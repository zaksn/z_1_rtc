==> flow/design.v <==
module register #(
	parameter WIDTH = 8
)(
	input clk,
	input rst,
	input we,
	input [WIDTH-1:0] d,
	output reg [WIDTH-1:0] q
);
always @(posedge clk) begin
	if (rst) begin
		q <= 0;
	end else if (we) begin
		q <= d;
	end else begin
		q <= q;
	end
end
endmodule
module timer #(
	parameter WIDTH = 64
)(
	input clk,
	input rst,
	input count_enable,
	input load_enable,
	input one_hz,
	input [WIDTH-1:0] i_time,
	output [WIDTH-1:0] o_time
);
reg [WIDTH-1:0] d;
reg we;
always @(posedge clk) begin
	we <= 0;
	d <= d;
	if (load_enable) begin
		d <= i_time;
		we <= 1;
	end else if(count_enable && one_hz) begin
		d <= o_time + 1;
		we <= 1;
	end
end
register #(
	.WIDTH(WIDTH)
) r (
	.clk(clk),
	.rst(rst),
	.we(we),
	.d(d),
	.q(o_time)
);
endmodule
Tool chain data of timer
Tool output for the design above, in the order of the flow. Lines are those of the file above, counted from 1. Operators: Yosys type, input widths -> output width; for muxes data width and select width s. Cell names lack the library's common part. Not given: --

Top module: timer. Clock port: clk. Cell library: sky130hd. Corner: tt_025C_1v80.

Word-level counts
Counts by Yosys on the flattened word-level netlist (proc, flatten, opt, wreduce; memories kept). Register bits leave out memories and registers merged into their read ports (data or address). Print and check cells are left out. Cells with the same type and inputs are merged into one.

For reduce/logical cells the number is 2. Equal/unequal tests: 0. For divide/modulo/power cells the number is 0. Under muxes and demuxes stands 3. For shifts and indexed selects the number is 0. Bitwise gates (word level): 0. For $lt $le $gt $ge the number is 0. Under multipliers stands 0. Under add/subtract/negate cells stands 1.

Operator list (count): $mux 64 (2); $add 64x1->64 const B (1); $reduce_bool 2->1 (1); $logic_and 1x1->1 (1); $mux 1 (1).

The figure for memory bits (writable) is 0. The figure for bits of input ports is 69. Under latch bits stands 0. Bits in read-only memories: 0. For register bits after elaboration the number is 129. Under memories stands 0. Output and inout port bits: 64. The figure for clocked read ports x word width is 0. For elaborated cells the number is 9.

Depth
Longest topological path by Yosys (ltp), each cell counted once; first at word level (registers and memories cut), then after technology mapping (sequential cells cut; the memories' decode and read muxes count).

Under word-level depth stands 3. The figure for ABC_AREA is 0. The figure for depth in mapped cells is 8. The figure for depth with buffers taken out is 6.

Netlist
The flow's flattened synthesis, as Yosys stat reports it; memories are mapped. The netlist is that of the ABC_AREA named above (0 if unset); the other value can give another one. The area totals of this step are shown rounded.

Cells by type: edfxtp_1 (count 64, area in all 1.92E+03 sq um); dfxtp_1 (count 65, area in all 1.3E+03 sq um); mux2i_1 (count 66, area in all 660.634 sq um); nor2_1 (count 93, area in all 349.085 sq um); nand2_1 (count 70, area in all 262.752 sq um); o21ai_0 (count 50, area in all 250.24 sq um); xnor2_1 (count 25, area in all 218.96 sq um); or3_1 (count 22, area in all 137.632 sq um); xor2_1 (count 14, area in all 122.618 sq um); clkbuf_1 (count 31, area in all 116.362 sq um); a31oi_1 (count 18, area in all 112.608 sq um); nand4_1 (count 17, area in all 106.352 sq um); nand3_1 (count 21, area in all 105.101 sq um); or4_1 (count 12, area in all 90.086 sq um); nor4_1 (count 12, area in all 75.072 sq um); nor3_1 (count 13, area in all 65.062 sq um); and3_1 (count 9, area in all 56.304 sq um); and4_1 (count 6, area in all 52.55 sq um).

Other cell types: 20; their cells: 47.

Under cell count stands 655. Sequential part of the area: 3223 sq um. For buffer cells the number is 39. Mapped flip-flops: 129. The figure for mapped area is 6331 sq um.

The figures by module come from a second, unflattened synthesis with its own total; it is not the netlist above.

The figure for cell total of the unflattened synthesis is 649. The figure for area (unflattened synthesis) is 6518 sq um.

Each row is one instance without its submodules.

By module: timer (times used 1, area 4227 sq um, sequential area 1942 sq um, cells 443); register #(WIDTH=64) (times used 1, area 2291 sq um, sequential area 1281 sq um, cells 206).

Path before layout
OpenSTA on the mapped netlist: ideal clock, no wires. The path of least setup slack (recovery checks aside). Input and output delay are each 20% of the period. Register names are those of the netlist, which keeps one name where synthesis merged equal registers.

Kind: input to register. Start: in load_enable. End: reg d[0]. Under slack stands 0.129 ns. The figure for period is 3.46 ns. Data required time: 2.772 ns. The figure for delay of the path is 2.640 ns. Under input delay stands 0.692 ns. The entry for setup time reads 0.688 ns. Driving pins on the path: 5. For data arrival time the number is 2.644 ns. The figure for path buffers is 3. Under launch time at the first pin stands 0.692 ns. The figure for period reached after synthesis is 3.331 ns.

"delay of the path" = arrival - input delay + setup time. "driving pins on the path" counts driving pins, that of a launching flip-flop among them; a cell with two outputs on the path counts twice. "period reached after synthesis" is the clock period less the worst setup slack; recovery checks do not enter. This is arithmetic on one report: input and output delays are still those of the set period (20% each). Between the ends stands the longest chain of elaborated cells between them, by number of cells; it is not shown to be the way that was timed. Of several equally long chains one is given. Each line given opens the expression or statement behind the cell; cells for indexed reads and writes are added by Yosys, which also makes memories of some case tables. At most two assigning lines are given for a register; there are more. Only ways into the end's enable, where the timed path ends, are counted here.

Cells stage by stage: clkbuf_1 clkinv_1 clkbuf_1 clkbuf_1 nand2_1. Under cells in the longest elaborated chain stands 1. For elaborated cells between the ends (all ways) the number is 1. Under source lines of those cells stands 0. Those cells by class: reduce/logical (1).

Ends and longest elaborated chain, after synthesis: start, declared (line 26) `input load_enable,`; $reduce_bool 2->1; end, assigned (line 35) `d <= d;`; end, assigned (line 37) `d <= i_time;`; end, declared (line 31) `reg [WIDTH-1:0] d;`.

Path in the finished layout
From the final timing report of job 2: the path of least setup slack in the routed layout; clock arrival at registers is part of the times.

Kind: register to register. Start: reg r.q[8]. End: reg d[48]. Under launch time at the first pin stands 0.41 ns. Data required time: 3.57 ns. The figure for period is 3.31 ns. Under slack stands 0.43 ns. The figure for path buffers is 0. For data arrival time the number is 3.14 ns. The entry for setup time reads 0.15 ns. Driving pins on the path: 6.

Between the ends stands the longest chain of elaborated cells between them, by number of cells; it is not shown to be the way that was timed. Of several equally long chains one is given. At most two assigning lines are given for a register; there are more.

Cells stage by stage: dfxtp_1 nand4_4 or4_1 or4_1 or4_1 a31oi_1. Under cells in the longest elaborated chain stands 3. For elaborated cells between the ends (all ways) the number is 3. Under source lines of those cells stands 3. Those cells by class: add/sub (1); mux (2).

Ends and longest elaborated chain, post-layout: start, declared (line 8) `output reg [WIDTH-1:0] q`; start, assigned (line 14) `q <= d;`; start, assigned (line 16) `q <= q;`; $add 64x1->64 (line 40) `d <= o_time + 1;`; $mux 64 (line 39) `end else if(count_enable && one_hz) begin`; $mux 64 (line 36) `if (load_enable) begin`; end, assigned (line 35) `d <= d;`; end, assigned (line 37) `d <= i_time;`; end, declared (line 31) `reg [WIDTH-1:0] d;`.

## Implementation results

Measured results for timer: 2 stored runs of the Yosys and OpenROAD flow on sky130hd. The settings differ; the order carries no meaning. The constraints put input and output delay at 20% of the set period each and load the outputs with 0.01 pF. "clock period achieved" means the clock period less the worst setup slack. The figure is calculated, with input and output delays left at 20% of the set period. "time on the worst setup path" is the time allowed to the run's worst setup path (the clock period less input and output delay, where it has them) less its slack. Clock arrival times count: a late capture clock shortens it, a late launch clock lengthens it. The measured numbers are rounded.

Files of job 1:
==> flow/run.sh <==
#!/bin/bash
# the make line also repeats the synthesis and layout settings of config.mk as NAME=value (left out here)
make -C /OpenROAD-flow-scripts/flow DESIGN_CONFIG=/design/flow/config.mk WORK_HOME=/design/flow/orfs CLKGATE_MAP_FILE= finish
==> flow/config.mk <==
export PLATFORM = sky130hd
export DESIGN_NAME = timer
export DESIGN_NICKNAME = timer
export VERILOG_FILES = /design/flow/design.v
export SDC_FILE = /design/flow/constraint.sdc
export NUM_CORES = 4
export LEC_CHECK = 0
export CAP_MARGIN = 30
export CELL_PAD_IN_SITES_DETAIL_PLACEMENT = 2
export CELL_PAD_IN_SITES_GLOBAL_PLACEMENT = 2
export CORE_ASPECT_RATIO = 0.52
export CORE_MARGIN = 2
export CORE_UTILIZATION = 64
export GPL_ROUTABILITY_DRIVEN = 1
export PLACE_DENSITY_LB_ADDON = 0.06
export SETUP_SLACK_MARGIN = -0.08
export SLEW_MARGIN = 25
==> flow/constraint.sdc <==
create_clock -name core_clock -period 1.97 [get_ports {clk}]
set_input_delay 0.3940 -clock core_clock [delete_from_list [all_inputs] [get_ports {clk}]]
set_output_delay 0.3940 -clock core_clock [all_outputs]
set_load 0.01 [all_outputs]

Outcome of job 1: not finished: placement ended with error FLW-0024.

Files of job 2:
==> flow/run.sh <==
#!/bin/bash
# the make line also repeats the synthesis and layout settings of config.mk as NAME=value (left out here)
make -C /OpenROAD-flow-scripts/flow DESIGN_CONFIG=/design/flow/config.mk WORK_HOME=/design/flow/orfs CLKGATE_MAP_FILE= finish
==> flow/config.mk <==
export PLATFORM = sky130hd
export DESIGN_NAME = timer
export DESIGN_NICKNAME = timer
export VERILOG_FILES = /design/flow/design.v
export SDC_FILE = /design/flow/constraint.sdc
export NUM_CORES = 4
export LEC_CHECK = 0
export CAP_MARGIN = 20
export CORE_MARGIN = 2
export CORE_UTILIZATION = 40
export SETUP_SLACK_MARGIN = -0.2
export SLEW_MARGIN = 20
==> flow/constraint.sdc <==
create_clock -name core_clock -period 3.31 [get_ports {clk}]
set_input_delay 0.6620 -clock core_clock [delete_from_list [all_inputs] [get_ports {clk}]]
set_output_delay 0.6620 -clock core_clock [all_outputs]
set_load 0.01 [all_outputs]

Results of job 2. The measured standard-cell area after routing is 8,542 sq um. For the time on the worst setup path the run shows 2.88 ns. Type of the worst setup path: register to register. The measured final utilization is 0.558. The measured clock period achieved is 2.876 ns. For the total die area the run shows 16,850 sq um. The post-synthesis cell area is 6,331 sq um. The measured final worst hold slack is 0.482 ns. For the setup slack of the worst path the run shows 0.434 ns.
