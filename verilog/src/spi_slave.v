==> flow/design.v <==
module spi_slave #(
	parameter TXWIDTH = 8,
	parameter RXWIDTH = 8
)(
	input clk,
	input rst,
	input sclk,
	input mosi,
	output reg miso,
	input [TXWIDTH-1:0] tx_buffer,
	input wr,
	output reg tx_halt,
	output reg [RXWIDTH-1:0] rx_buffer,
	output reg rx_dv
);
reg [TXWIDTH-1:0] txb;
integer bits_in, bits_out;
reg s_sclk, ds_sclk;  
wire ppulse_s_sclk, npulse_s_sclk;  
always @(posedge clk) begin
	s_sclk <= sclk;
	ds_sclk <= s_sclk;
end
assign ppulse_s_sclk = s_sclk & (~ds_sclk);
assign npulse_s_sclk = (~s_sclk) & ds_sclk;
always @(posedge clk) begin
	if(rst) begin
		miso <= 0;
		rx_buffer <= 0;
		rx_dv <= 0;
		bits_in <= 0;
		bits_out <= 0;
	end else if (ppulse_s_sclk) begin
		rx_buffer <= {rx_buffer[RXWIDTH-2:0], mosi};
		bits_in <= bits_in + 1;
	end else if (npulse_s_sclk) begin
		if (bits_out != 0) begin
			miso <= txb[TXWIDTH-1];
			txb <= {txb[TXWIDTH-2:0], 1'b0};
			bits_out <= bits_out - 1;
			tx_halt <= 1;
		end
	end
	if (bits_in == RXWIDTH) begin
		rx_dv <= 1;
		bits_in <= 0;
	end else begin
		rx_dv <= 0;
	end
	if (bits_out == 0) begin
		tx_halt <= 0;
	end
	if (wr & ~tx_halt) begin
		txb <= tx_buffer;
		bits_out <= TXWIDTH;
		tx_halt <= 1;
	end
end
endmodule
# Tool chain data of spi_slave
# Tool output for the design above, in the order of the flow.
# Line numbers count from 1 in the design file above.
# Operators carry their Yosys type and port widths (W data, S select, Z words).
# Library cell names are shortened.
# The mark n/a stands for no value.
# inputs
top_module,spi_slave
clock,clk
lib,sky130hd
corner,tt_025C_1v80

# Word level
# Counts by Yosys on the flattened word-level netlist (proc, flatten, opt, wreduce; memories kept). Register bits leave out memories and registers merged into their read ports (data or address). Print and check cells are left out. Cells with the same type and inputs are merged into one.
# word_totals
output_inout_bits,11
regBits,85
input_bits,13
elab_cells,54
# classes
n_addsub,2
reduce_logical,14
muxes,15
bitwise,7
eq_ne,6
# op_table
operator,n
$mux W8,5
$add A32 B2 Y32 const B,1
$sub A32 B2 Y32 const B,1
$eq A32 B5 Y1 const B,1
$logic_not A32 Y1,1
$reduce_bool A32 Y1,1
$mux W4,4
$reduce_bool A2 Y1,6
$ne A2 B1 Y1 const B,4
$reduce_and A4 Y1,2
$reduce_and A3 Y1,2
$mux W1,6
$not A1 Y1,4
$reduce_or A2 Y1,2
$and A1 B1 Y1,3
$ne A2 B2 Y1 const B,1

# Logic depth
# Depth = most cells in a row (Yosys ltp): at word level without a register or memory, in the mapped netlist without a sequential cell, where the memories' decode and read muxes count.
# logic_depth
ltp_word,6
ABC_AREA,0
ltp_mapped,9
mapped_depth_nobuf,7

# After synthesis
# Yosys stat after the flow's synthesis: flattened, memories mapped to cells. It holds for the ABC_AREA given above (unset counts as 0); a run with the other value may have another netlist.
# mapped
ffs,85
area_um2,3963.8
cells,462
n_buf,19
# types
type,n,area_total_um2
dfxtp_1,77,1.54E+03
edfxtp_1,8,240.23
nand2_1,62,232.723
a21oi_1,38,190.182
nor2_1,48,180.173
xor2_1,16,140.134
xnor2_1,15,131.376
or3_1,20,125.12
or4_1,13,97.594
o31ai_1,11,82.579
nand4_1,13,81.328
nand3_1,15,75.072
nor4_1,12,75.072
o21ai_0,14,70.067
nor3_1,13,65.062
clkbuf_1,14,52.55
o31ai_4,2,42.541
ha_1,3,37.536
# Other cell types: 28; their cells: 68.

# Path before layout
# OpenSTA on the mapped netlist: ideal clock, no wires. The path of least setup slack (recovery checks aside). Input and output delay are each 20% of the period. Register names are those of the netlist, which keeps one name where synthesis merged equal registers.
# synth_timing
path_kind,register to register
from,register bits_out[12]
to,register txb[0]
path_delay_ns,2.633
tclk_ns,3.16
slack_ns,0.527
launch_ns,0.000
arrival_time_ns,2.276
path_stages,8
path_buffers,3
setup_time_ns,0.357
period_less_setup_slack_ns,2.633
# "path_delay_ns" is the arrival time less input delay plus setup time.
# "path_stages" counts driving pins, that of a launching flip-flop among them; a cell with two outputs on the path counts twice.
# "period_less_setup_slack_ns" is the clock period less the worst setup slack; recovery checks do not enter. This is arithmetic on one report: input and output delays are still those of the set period (20% each).
# Between the ends stands the longest chain of elaborated cells between them, by number of cells; it is not shown to be the way that was timed. Of several equally long chains one is given.
# Each line given opens the expression or statement behind the cell; cells for indexed reads and writes are added by Yosys, which also makes memories of some case tables.
# A register here has more assigning lines than the two given.
# Only ways into the end's enable, where the timed path ends, are counted here.
# synth_via
cell_sequence,dfxtp_1 or4_1 buf_2 or4_4 buf_6 o31ai_4 buf_4 o21ai_0
elab_chain_len,3
# synth_rtl
element,line,source
start: declaration,17,"integer bits_in, bits_out;"
start: assignment,32,bits_out <= 0;
start: assignment,40,bits_out <= bits_out - 1;
$reduce_bool A32 Y1,37,if (bits_out != 0) begin
$reduce_bool A2 Y1,n/a,
$reduce_and A4 Y1,n/a,
end: assignment,39,"txb <= {txb[TXWIDTH-2:0], 1'b0};"
end: assignment,54,txb <= tx_buffer;
end: declaration,16,reg [TXWIDTH-1:0] txb;

# Path in the finished layout
# Path of least setup slack in the final report of flow run 2 (OpenROAD, finished layout, wires in). Where an end is a register, its clock arrival counts in the times.
# layout_timing
path_kind,register to register
from,register bits_out[0]
to,register bits_out[25]
tclk_ns,3.22
arrival_time_ns,2.91
path_stages,9
slack_ns,0.52
launch_ns,0.34
path_buffers,1
setup_time_ns,0.13
# Between the ends stands the longest chain of elaborated cells between them, by number of cells; it is not shown to be the way that was timed. Of several equally long chains one is given.
# A register here has more assigning lines than the two given.
# layout_via
cell_sequence,dfxtp_1 inv_1 ha_1 or3b_2 or3_1 o31ai_4 buf_4 or3_1 a21oi_1
elab_chain_len,2
# layout_rtl
element,line,source
start: declaration,17,"integer bits_in, bits_out;"
start: assignment,32,bits_out <= 0;
start: assignment,40,bits_out <= bits_out - 1;
$reduce_bool A32 Y1,37,if (bits_out != 0) begin
$reduce_and A3 Y1,n/a,
end: assignment,32,
end: assignment,40,
end: declaration,17,

# Flow runs of spi_slave

2 stored runs of spi_slave in the flow (synthesis by Yosys, layout by OpenROAD, sky130hd cells), in arbitrary order. Constraints: input delay and output delay 20% of the set period each, output load 0.01 pF.
"critical_path_time_ns": the worst setup path's part of the clock period (all of it between registers, 20% less for each end at a port) less its slack. A launch clock that arrives late makes it longer, a capture clock that arrives late makes it shorter.

Flow run 1, flow files:
==> flow/run.sh <==
#!/bin/bash
# the make line also repeats the synthesis and layout settings of config.mk as NAME=value (left out here)
make -C /OpenROAD-flow-scripts/flow DESIGN_CONFIG=/design/flow/config.mk WORK_HOME=/design/flow/orfs CLKGATE_MAP_FILE= finish
==> flow/config.mk <==
export PLATFORM = sky130hd
export DESIGN_NAME = spi_slave
export DESIGN_NICKNAME = spi_slave
export VERILOG_FILES = /design/flow/design.v
export SDC_FILE = /design/flow/constraint.sdc
export NUM_CORES = 4
export LEC_CHECK = 0
export ABC_AREA = 0
export CAP_MARGIN = 35
export CELL_PAD_IN_SITES_DETAIL_PLACEMENT = 2
export CORE_ASPECT_RATIO = 0.79
export CORE_MARGIN = 2
export CORE_UTILIZATION = 51
export CTS_CLUSTER_SIZE = 51
export MAX_ROUTING_LAYER = met4
export MIN_ROUTING_LAYER = met1
export SETUP_SLACK_MARGIN = 0.62
export SLEW_MARGIN = 40
export TNS_END_PERCENT = 90
==> flow/constraint.sdc <==
create_clock -name core_clock -period 3.3 [get_ports {clk}]
set_input_delay 0.6600 -clock core_clock [delete_from_list [all_inputs] [get_ports {clk}]]
set_output_delay 0.6600 -clock core_clock [all_outputs]
set_load 0.01 [all_outputs]

Flow run 1: stopped before the end: placement reported DPL-0033

Flow run 2, flow files:
==> flow/run.sh <==
#!/bin/bash
# the make line also repeats the synthesis and layout settings of config.mk as NAME=value (left out here)
make -C /OpenROAD-flow-scripts/flow DESIGN_CONFIG=/design/flow/config.mk WORK_HOME=/design/flow/orfs CLKGATE_MAP_FILE= finish
==> flow/config.mk <==
export PLATFORM = sky130hd
export DESIGN_NAME = spi_slave
export DESIGN_NICKNAME = spi_slave
export VERILOG_FILES = /design/flow/design.v
export SDC_FILE = /design/flow/constraint.sdc
export NUM_CORES = 4
export LEC_CHECK = 0
export CAP_MARGIN = 20
export CORE_MARGIN = 2
export CORE_UTILIZATION = 63
export SLEW_MARGIN = 20
==> flow/constraint.sdc <==
create_clock -name core_clock -period 3.22 [get_ports {clk}]
set_input_delay 0.6440 -clock core_clock [delete_from_list [all_inputs] [get_ports {clk}]]
set_output_delay 0.6440 -clock core_clock [all_outputs]
set_load 0.01 [all_outputs]

==> results of flow run 2, as CSV <==
result,value
ys_area_um2,3963.8
die_um2,6942.2
final_stdcell_area_um2,4454.3
fin_util_pct,74.4
setup_ws_ns,0.521
total_negative_slack_ns,0.000
final_hold_ws_ns,0.438
critical_path_time_ns,2.70
worstPathKind,"register to register"
